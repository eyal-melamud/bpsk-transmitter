==> flow/design.v <==
module BPSK_MODULE #(parameter CLOCK_IN=20_000_000,
                     parameter CLOCK_CARRIER=64_000,
                     parameter DATA_WIDTH=8,
                     parameter CYCLE_COUNT=4) (
    input clk, 
    input n_rst,
    input [DATA_WIDTH-1:0] data_in,
    output wave_out,
    output data_finish);
    parameter CYCLE_COUNT_FULL  = 2*CYCLE_COUNT;
    parameter CLK_DIV_COUNT     = CLOCK_IN/(CLOCK_CARRIER*2);
    parameter CLK_DIV_WIDTH     = $clog2(CLK_DIV_COUNT);
    parameter CYCLE_WIDTH       = $clog2(CYCLE_COUNT_FULL);
    parameter DATA_COUNT        = $clog2(DATA_WIDTH);
    reg [CLK_DIV_WIDTH-1:0] clk_counter;
    reg [CYCLE_WIDTH-1:0]   cycle_counter;
    reg [DATA_COUNT-1:0]    data_counter;
    reg carrier_reg, faze, last_data;
    initial begin
        clk_counter     <= 0;
        cycle_counter   <= 0;
        data_counter    <= 0;
        carrier_reg     <= 0;
        faze            <= 0;
        last_data       <= 0;
    end
    always @(posedge clk) begin
        if (~n_rst) begin
            clk_counter     <= 0;
            cycle_counter   <= 0;
            data_counter    <= 0;
            carrier_reg     <= 0;
            faze            <= data_in[0];
            last_data       <= data_in[0];
        end else begin
            if (clk_counter + 1 == CLK_DIV_COUNT) begin
                carrier_reg <= ~carrier_reg;
                if (cycle_counter + 1 == CYCLE_COUNT_FULL) begin
                    faze            <= (last_data ^ data_in[data_counter]) ? ~faze : faze;
                    last_data       <= data_in[data_counter];
                    data_counter    <= (data_counter + 1 >= DATA_WIDTH) ? 0 : data_counter + 1;
                end
                cycle_counter <= (cycle_counter + 1 >= CYCLE_COUNT_FULL) ? 0 : cycle_counter + 1;
            end
            clk_counter <= (clk_counter + 1 >= CLK_DIV_COUNT) ? 0 : clk_counter + 1;
        end
    end
    assign data_finish  = (data_counter == (DATA_WIDTH-1)) & (cycle_counter == (CYCLE_COUNT_FULL-1)) & (clk_counter + 1 == CLK_DIV_COUNT);
    assign wave_out     = carrier_reg ^ faze;
endmodule
* Reports on BPSK_MODULE
What the tools print for BPSK_MODULE, step after step.
Line numbers count from 1 in the design file above.
Operators: Yosys type, input widths -> output width; for muxes data width and select width s.
Cell names lack the library's common part.
A cell with - has no value.
- Top module :: BPSK_MODULE
- Clock :: clk
- Library :: sky130hd
- Timing corner :: tt_025C_1v80

* Word level
Counts by Yosys on the flattened word-level netlist (proc, flatten, opt, wreduce; memories kept). Register bits leave out memories and registers merged into their read ports (data or address). Print and check cells are left out. Cells with the same type and inputs are merged into one.
- Register bits after elaboration :: 17
- Latch bits :: 0
- Memory bits (writable) :: 0
- Memory bits (read-only) :: 0
- Word width x clocked read ports :: 0
- Memories :: 0
- Elaborated cells :: 40
- $add $sub $neg :: 3
- Multiply operators :: 0
- Div/mod/pow operators :: 0
- Order comparisons :: 3
- Equality and inequality tests :: 7
- Shift-type cells :: 1
- Multiplexer cells :: 9
- Bitwise gates (word level) :: 7
- Reduce/logical cells :: 4
** Operators by type and width (number)
- $ge 32x8->1 const B :: 1
- $add 8x1->9 const B :: 1
- $eq 9x8->1 const B :: 1
- $add 3x1->4 const B :: 2
- $ge 4x4->1 const B :: 2
- $shiftx 8x3->1 :: 1
- $mux 1 :: 7
- $ne 2x1->1 const B :: 3
- $eq 3x3->1 const B :: 2
- $mux 3 :: 2
- $reduce_and 2->1 :: 2
- $eq 4x4->1 const B :: 1
- $not 1->1 :: 3
- $reduce_and 3->1 :: 1
- $and 1x1->1 :: 2
- $xor 1x1->1 :: 2
- $reduce_or 2->1 :: 1

* Longest topological paths
Depth = most cells in a row (Yosys ltp): at word level without a register or memory, in the mapped netlist without a sequential cell, where the memories' decode and read muxes count.
- Word-level depth :: 6
- ABC_AREA :: 1
- Gate-level depth with buffers :: 12
- Mapped depth without buffers :: 12

* Mapped cells and area
Yosys stat after the flow's synthesis: flattened, memories mapped to cells. It holds for the ABC_AREA given above (unset counts as 0); a run with the other value may have another netlist.
** Cells by type
- dfxtp_1 :: number 15, total area 300.288 um2
- nand2_1 :: number 29, total area 108.854 um2
- nor2_1 :: number 23, total area 86.333 um2
- inv_1 :: number 18, total area 67.565 um2
- ha_1 :: number 5, total area 62.56 um2
- edfxtp_1 :: number 2, total area 60.058 um2
- nand3_1 :: number 12, total area 60.058 um2
- nand3_2 :: number 4, total area 40.038 um2
- nand2_2 :: number 5, total area 31.28 um2
- o21ai_0 :: number 6, total area 30.029 um2
- nand4_1 :: number 4, total area 25.024 um2
- nor2_4 :: number 2, total area 22.522 um2
- a21oi_1 :: number 4, total area 20.019 um2
- xor2_1 :: number 2, total area 17.517 um2
- buf_6 :: number 1, total area 11.261 um2
- o21ai_2 :: number 1, total area 8.758 um2
- xnor2_1 :: number 1, total area 8.758 um2
- and2_2 :: number 1, total area 7.507 um2
Other cell types: 11; their cells: 11.
- Cells in the netlist :: 146
- Chip area (Yosys) :: 1036.0 um2
- Sequential area :: 360.3 um2
- Flip-flop cells :: 17
- Buffers :: 3

* Worst setup path after synthesis
OpenSTA on the mapped netlist: ideal clock, no wires. The path of least setup slack (recovery checks aside). Input and output delay are each 20% of the period. Register names are those of the netlist, which keeps one name where synthesis merged equal registers.
- Path type :: reg-to-output
- From :: reg clk_counter[0]
- To :: out data_finish
- Clock period :: 3100 ps
- Launch time at the first pin :: 0 ps
- Arrival time :: 1352 ps
- Setup slack :: 1128 ps
- Delay of the path :: 1352 ps
- Stages :: 8
- Synthesis period reached :: 1972 ps
"delay of the path" = arrival - input delay + setup time.
A path that ends at an output port has no setup time.
"stages": output pins that drive a net of the path, with the launching flip-flop's if there is one; two outputs of one cell count as two.
"synthesis period reached" = period - worst setup slack (recovery checks aside). The figure is calculated, with input and output delays left at 20% of the set period.
Between the ends stands the longest chain of elaborated cells between them, by number of cells; it is not shown to be the way that was timed. Of several equally long chains one is given.
Each line given opens the expression or statement behind the cell; cells for indexed reads and writes are added by Yosys, which also makes memories of some case tables.
- Cells stage by stage :: dfxtp_1 ha_1 nand3_2 nand2_1 nand2_1 inv_1 nand3_2 nor4_1
- Length of the longest elaborated chain :: 3
- Elaborated cells on any way between the ends :: 3
** RTL lines, path after synthesis
- start, declared :: RTL line 15 : reg [CLK_DIV_WIDTH-1:0] clk_counter;
- start, assigned :: RTL line 29 : clk_counter     <= 0;
- start, assigned :: RTL line 45 : clk_counter <= (clk_counter + 1 >= CLK_DIV_COUNT) ? 0 : clk_counter + 1;
- $add 8x1->9 :: RTL line 48 : assign data_finish  = (data_counter == (DATA_WIDTH-1)) & (cycle_counter == (CYCLE_COUNT_FULL-1)) & (clk_counte ...
- $eq 9x8->1 :: RTL line 48
- $and 1x1->1 :: RTL line 48
- end, declared :: RTL line 9 : output data_finish);

* Worst path after layout
From the final timing report of flow run 1: the path of least setup slack in the routed layout; clock arrival at registers is part of the times.
The report prints the path's times to 10 ps; the period is as set.
- Path type :: reg-to-output
- From :: reg clk_counter[0]
- To :: out data_finish
- Clock period :: 3040 ps
- Launch time at the first pin :: 300 ps
- Arrival time :: 2290 ps
- Setup slack :: 140 ps
- Stages :: 9
Between the ends stands the longest chain of elaborated cells between them, by number of cells; it is not shown to be the way that was timed. Of several equally long chains one is given.
- Cells stage by stage :: dfxtp_1 ha_1 nand3_2 nor2_2 nand2_1 nand2_2 nand2_2 nor4_1 clkdlybuf4s50_1
- Length of the longest elaborated chain :: 3
- Elaborated cells on any way between the ends :: 3
** RTL lines, path post-layout
- start, declared :: RTL line 15 : reg [CLK_DIV_WIDTH-1:0] clk_counter;
- start, assigned :: RTL line 29 : clk_counter     <= 0;
- start, assigned :: RTL line 45 : clk_counter <= (clk_counter + 1 >= CLK_DIV_COUNT) ? 0 : clk_counter + 1;
- $add 8x1->9 :: RTL line 48 : assign data_finish  = (data_counter == (DATA_WIDTH-1)) & (cycle_counter == (CYCLE_COUNT_FULL-1)) & (clk_counte ...
- $eq 9x8->1 :: RTL line 48
- $and 1x1->1 :: RTL line 48
- end, declared :: RTL line 9 : output data_finish);

Hand-over note for BPSK_MODULE

Measured results for BPSK_MODULE: 2 stored runs of the Yosys and OpenROAD flow on sky130hd. The settings differ; the order carries no meaning. The constraints put input and output delay at 20% of the set period each and load the outputs with 0.01 pF.
"achieved period" is the run's clock period less its worst setup slack. It is reckoned from that one timing run; input and output delays stay at 20% of the period that was set.
"critical setup path time" = time allowed to the worst setup path (clock period - input delay - output delay, where it has them) - its slack; a late launch clock adds to it, a late capture clock takes from it.
By "power consumption" is meant OpenSTA's value without simulated activity: inputs other than the clock are taken to toggle once in ten clock periods, and the tool carries that through the logic.
"critical setup path time" is given in steps of 10 ps.

* Flow run 1
** Files
==> flow/run.sh <==
#!/bin/bash
# the make line also repeats the synthesis and layout settings of config.mk as NAME=value (left out here)
make -C /OpenROAD-flow-scripts/flow DESIGN_CONFIG=/design/flow/config.mk WORK_HOME=/design/flow/orfs CLKGATE_MAP_FILE= finish
==> flow/config.mk <==
export PLATFORM = sky130hd
export DESIGN_NAME = BPSK_MODULE
export DESIGN_NICKNAME = BPSK_MODULE
export VERILOG_FILES = /design/flow/design.v
export SDC_FILE = /design/flow/constraint.sdc
export NUM_CORES = 4
export LEC_CHECK = 0
export ABC_AREA = 1
export CAP_MARGIN = 20
export CORE_ASPECT_RATIO = 0.65
export CORE_MARGIN = 6
export CORE_UTILIZATION = 60
export CTS_CLUSTER_DIAMETER = 131
export CTS_CLUSTER_SIZE = 70
export GPL_ROUTABILITY_DRIVEN = 1
export MAX_ROUTING_LAYER = met4
export SLEW_MARGIN = 40
export TNS_END_PERCENT = 65
==> flow/constraint.sdc <==
create_clock -name core_clock -period 3.04 [get_ports {clk}]
set_input_delay 0.6080 -clock core_clock [delete_from_list [all_inputs] [get_ports {clk}]]
set_output_delay 0.6080 -clock core_clock [all_outputs]
set_load 0.01 [all_outputs]
** Results
- Critical setup path time :: 2290 ps
- Worst path kind :: reg-to-output
- Total die area :: 2891.1 um2
- Power consumption :: 0.0004053 W
- Worst setup slack after layout :: 140 ps
- Lowest hold slack :: 479 ps
- Post-synthesis cell area :: 1036.0 um2
- Utilization after routing :: 0.771
- Achieved period :: 2900 ps

* Flow run 2
** Files
==> flow/run.sh <==
#!/bin/bash
# the make line also repeats the synthesis and layout settings of config.mk as NAME=value (left out here)
make -C /OpenROAD-flow-scripts/flow DESIGN_CONFIG=/design/flow/config.mk WORK_HOME=/design/flow/orfs CLKGATE_MAP_FILE= finish
==> flow/config.mk <==
export PLATFORM = sky130hd
export DESIGN_NAME = BPSK_MODULE
export DESIGN_NICKNAME = BPSK_MODULE
export VERILOG_FILES = /design/flow/design.v
export SDC_FILE = /design/flow/constraint.sdc
export NUM_CORES = 4
export LEC_CHECK = 0
export CAP_MARGIN = 20
export CORE_MARGIN = 2
export CORE_UTILIZATION = 40
export SLEW_MARGIN = 20
==> flow/constraint.sdc <==
create_clock -name core_clock -period 3.21 [get_ports {clk}]
set_input_delay 0.6420 -clock core_clock [delete_from_list [all_inputs] [get_ports {clk}]]
set_output_delay 0.6420 -clock core_clock [all_outputs]
set_load 0.01 [all_outputs]
** Results
- Critical setup path time :: 2390 ps
- Worst path kind :: reg-to-output
- Total die area :: 2891.8 um2
- Power consumption :: 0.000374 W
- Worst setup slack after layout :: 175 ps
- Lowest hold slack :: 483 ps
- Post-synthesis cell area :: 991.0 um2
- Utilization after routing :: 0.483
- Achieved period :: 3035 ps

End of note.
